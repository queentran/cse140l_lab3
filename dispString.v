==> flow/design.v <==
module dispString(
		  output reg 	   rdy,
		  output wire [7:0] dOut,
		  input wire [7:0] b0,
		  input wire [7:0] b1,
		  input wire [7:0] b2,
		  input wire [7:0] b3,
		  input wire [7:0] b4,
		  input wire [7:0] b5,
		  input wire [7:0] b6,
		  input wire [7:0] b7,
		  input wire       go,
		  input wire 	   rst,
		  input wire 	   clk);
   reg [3:0] 			   cnt;
   always @(posedge clk) begin
    if (rst)
	   cnt <= 4'b0000;
    else begin
	if (go | (cnt != 4'b0000))
	   cnt <= cnt + 1;
	else
	   cnt <= cnt;
    end
    rdy <= cnt[0];
   end
   assign dOut = 
		  (cnt[3:1]==3'b000) ? b0 :
		  (cnt[3:1]==3'b001) ? b1 :
		  (cnt[3:1]==3'b010) ? b2 :
		  (cnt[3:1]==3'b011) ? b3 :
		  (cnt[3:1]==3'b100) ? b4 :
		  (cnt[3:1]==3'b101) ? b5 :
		  (cnt[3:1]==3'b110) ? b6 : b7;
endmodule  
# Step by step through the tools: dispString
# Tool output for the design above, in the order of the flow.
# Line numbers count from 1 in the design file above.
# Operators: Yosys type, input widths -> output width; for muxes data width and select width s.
# The mark -- stands for no value.
# inputs
design	dispString
clock	clk
lib	sky130hd
corner	tt_025C_1v80

# Word-level counts
# Counts by Yosys on the flattened word-level netlist (proc, flatten, opt, wreduce; memories kept). Register bits leave out memories and registers merged into their read ports (data or address); mux counts leave out enables and synchronous resets folded into registers. Print and check cells are left out. Cells with the same type and inputs are merged into one.
# op_classes
add_sub_neg	1
eq_ne	6
mux	7
bitwise	1
n_reduce_logical	2
# op_table
operator	n
$mux 8	7
$eq 3x3->1 const B	3
$eq 3x2->1 const B	2
$add 4x1->4 const B	1
$reduce_bool 4->1	1
$eq 3x1->1 const B	1
$logic_not 3->1	1
$or 1x1->1	1
# word_totals
regBits	5
input_bits	67
word_cells	19

# Longest topological paths
# Longest topological path by Yosys (ltp), each cell counted once; first at word level (registers and memories cut), then after technology mapping (sequential cells cut; the memories' decode and read muxes count).
# logic_depth
ltp_word	8
abc_area	0
ltp_mapped	8

# Mapped cells and area
# Yosys stat after the flow's synthesis: flattened, memories mapped to cells. It holds for the ABC_AREA given above (unset counts as 0); a run with the other value may have another netlist.
# Totals and module areas in this step are rounded.
# synth_totals
cells	100
mapped_area_um2	852.1
seqArea_um2	100.1
ffs	5
buffers	9
# types
type	n	type_area_um2
sky130_fd_sc_hd__mux4_2	6	135.13
sky130_fd_sc_hd__mux2_2	11	123.869
sky130_fd_sc_hd__dfxtp_1	5	100.096
sky130_fd_sc_hd__o22ai_1	10	62.56
sky130_fd_sc_hd__o22a_1	7	61.309
sky130_fd_sc_hd__a21oi_1	12	60.058
sky130_fd_sc_hd__a2bb2oi_1	4	35.034
sky130_fd_sc_hd__o2bb2ai_1	4	35.034
sky130_fd_sc_hd__nor2_1	8	30.029
sky130_fd_sc_hd__o21bai_1	4	30.029
sky130_fd_sc_hd__buf_2	5	25.024
sky130_fd_sc_hd__ha_1	2	25.024
sky130_fd_sc_hd__nand2b_1	4	25.024
sky130_fd_sc_hd__buf_6	2	22.522
sky130_fd_sc_hd__inv_1	5	18.768
sky130_fd_sc_hd__or3b_2	1	8.758
sky130_fd_sc_hd__xnor2_1	1	8.758
sky130_fd_sc_hd__xor2_1	1	8.758
# Not listed: further types 7, cells in them 8.

# Timing after synthesis
# OpenSTA on the mapped netlist: ideal clock, no wires. The path of least setup slack (recovery checks aside). Input and output delay are each 20% of the period. Register names are those of the netlist, which keeps one name where synthesis merged equal registers.
# synth_timing
kind	flip-flop to flip-flop
from	register cnt[1]
to	register cnt[0]
clock_period_ns	1.77
setup_time_ns	0.115
launch_ns	0.000
arrival_time_ns	1.590
required_ns	1.655
path_slack_ns	0.066
path_delay_ns	1.705
path_stages	9
synth_period_reached_ns	1.704
# "path_delay_ns" = arrival - input delay + setup time.
# "path_stages" counts driving pins, that of a launching flip-flop among them; a cell with two outputs on the path counts twice.
# "synth_period_reached_ns" is the clock period less the worst setup slack; recovery checks do not enter. This is arithmetic on one report: input and output delays are still those of the set period (20% each).
# Between the ends stands the longest chain of elaborated cells between them, by number of cells; it is not shown to be the way that was timed. Of several equally long chains one is given.
# A line is the first line of the expression or statement that the cell stems from. Yosys adds cells for indexed reads and writes and turns some case tables into memories.
# A register here has more assigning lines than the two given.
# synth_between
cell_sequence	sky130_fd_sc_hd__dfxtp_1 > sky130_fd_sc_hd__buf_6 > sky130_fd_sc_hd__buf_6 > sky130_fd_sc_hd__clkinv_1 > sky130_fd_sc_hd__ha_1 > sky130_fd_sc_hd__or3b_2 > sky130_fd_sc_hd__nor2_1 > sky130_fd_sc_hd__xnor2_1 > sky130_fd_sc_hd__nor2_1
elab_chain_cells	2
cone_cells	2
classes_between	1 x logic; 1 x reduce/logical
# synth_rtl
element	line_no	source
start: declaration	15	reg [3:0] cnt;
start: assignment	21	cnt <= cnt + 1;
start: assignment	23	cnt <= cnt;
$reduce_bool 4->1	20	if (go | (cnt != 4'b0000))
$or 1x1->1	20
end: assignment	21
end: assignment	23
end: declaration	15

# Timing after layout
# Path of least setup slack in the final report of entry A (OpenROAD, finished layout, wires in). Where an end is a register, its clock arrival counts in the times.
# layout_timing
kind	flip-flop to output port
from	register cnt[1]
to	output dOut[0]
clock_period_ns	1.28
output_delay_ns	0.26
launch_ns	0.24
arrival_time_ns	1.71
required_ns	1.02
path_slack_ns	-0.68
path_stages	10
# Between the ends stands the longest chain of elaborated cells between them, by number of cells; it is not shown to be the way that was timed. Of several equally long chains one is given.
# A register here has more assigning lines than the two given.
# layout_between
cell_sequence	sky130_fd_sc_hd__dfxtp_2 > sky130_fd_sc_hd__buf_8 > sky130_fd_sc_hd__buf_12 > sky130_fd_sc_hd__buf_12 > sky130_fd_sc_hd__a21boi_4 > sky130_fd_sc_hd__buf_6 > sky130_fd_sc_hd__o22ai_2 > sky130_fd_sc_hd__a21oi_2 > sky130_fd_sc_hd__o22a_1 > sky130_fd_sc_hd__buf_2
elab_chain_cells	8
cone_cells	14
classes_between	6 x eq/ne; 7 x mux; 1 x reduce/logical
# layout_rtl
element	line_no	source
start: declaration	15	reg [3:0] cnt;
start: assignment	21	cnt <= cnt + 1;
start: assignment	23	cnt <= cnt;
$eq 3x3->1	34	(cnt[3:1]==3'b110) ? b6 : b7;
$mux 8	34
$mux 8	33	(cnt[3:1]==3'b101) ? b5 :
$mux 8	32	(cnt[3:1]==3'b100) ? b4 :
$mux 8	31	(cnt[3:1]==3'b011) ? b3 :
$mux 8	30	(cnt[3:1]==3'b010) ? b2 :
$mux 8	29	(cnt[3:1]==3'b001) ? b1 :
$mux 8	28	(cnt[3:1]==3'b000) ? b0 :
end: declaration	3	output wire [7:0] dOut,

# Stored flow runs of dispString (2 of them; Yosys, OpenROAD, sky130hd). They differ in their settings and are not a sequence. Constraints: input delay and output delay 20% of the set period each, output load 0.01 pF.
# "worstPathTime_ns" = time allowed to the worst setup path (clock period - input delay - output delay, where it has them) - its slack; a late launch clock adds to it, a late capture clock takes from it.
# By "power_total_w" is meant OpenSTA's value without simulated activity: inputs other than the clock are taken to toggle once in ten clock periods, and the tool carries that through the logic.
# The measured numbers are rounded.
# Among the settings, n/a means not set for that run.
# A result given as n/a is not shown for that run.
name,entry A,entry B
period_ns,1.28,2.55
CORE_UTILIZATION,24,61
SETUP_SLACK_MARGIN,0.26,n/a
PLACE_DENSITY_LB_ADDON,0.28,0.17
CELL_PAD_IN_SITES_GLOBAL_PLACEMENT,2,2
TNS_END_PERCENT,20,n/a
GPL_TIMING_DRIVEN,0,1
MIN_ROUTING_LAYER,met2,met1
CAP_MARGIN,20,20
CORE_MARGIN,2,2
SLEW_MARGIN,20,20
CORE_ASPECT_RATIO,n/a,0.75
CELL_PAD_IN_SITES_DETAIL_PLACEMENT,n/a,0
ABC_AREA,n/a,1
GPL_ROUTABILITY_DRIVEN,n/a,1
fin_tns_ns,-6.454,n/a
util_frac,0.568,n/a
worstPathTime_ns,1.71,n/a
worst_path_kind,flip-flop to output port,n/a
power_total_w,0.002638,n/a
synth_chip_area_um2,852.1,n/a
finish.stdcell_area_um2,1911,n/a
total_die_area_um2,4043,n/a
worstSetupSlack_ns,-0.685,n/a
# Entry B: not finished: placement ended with error FLW-0024
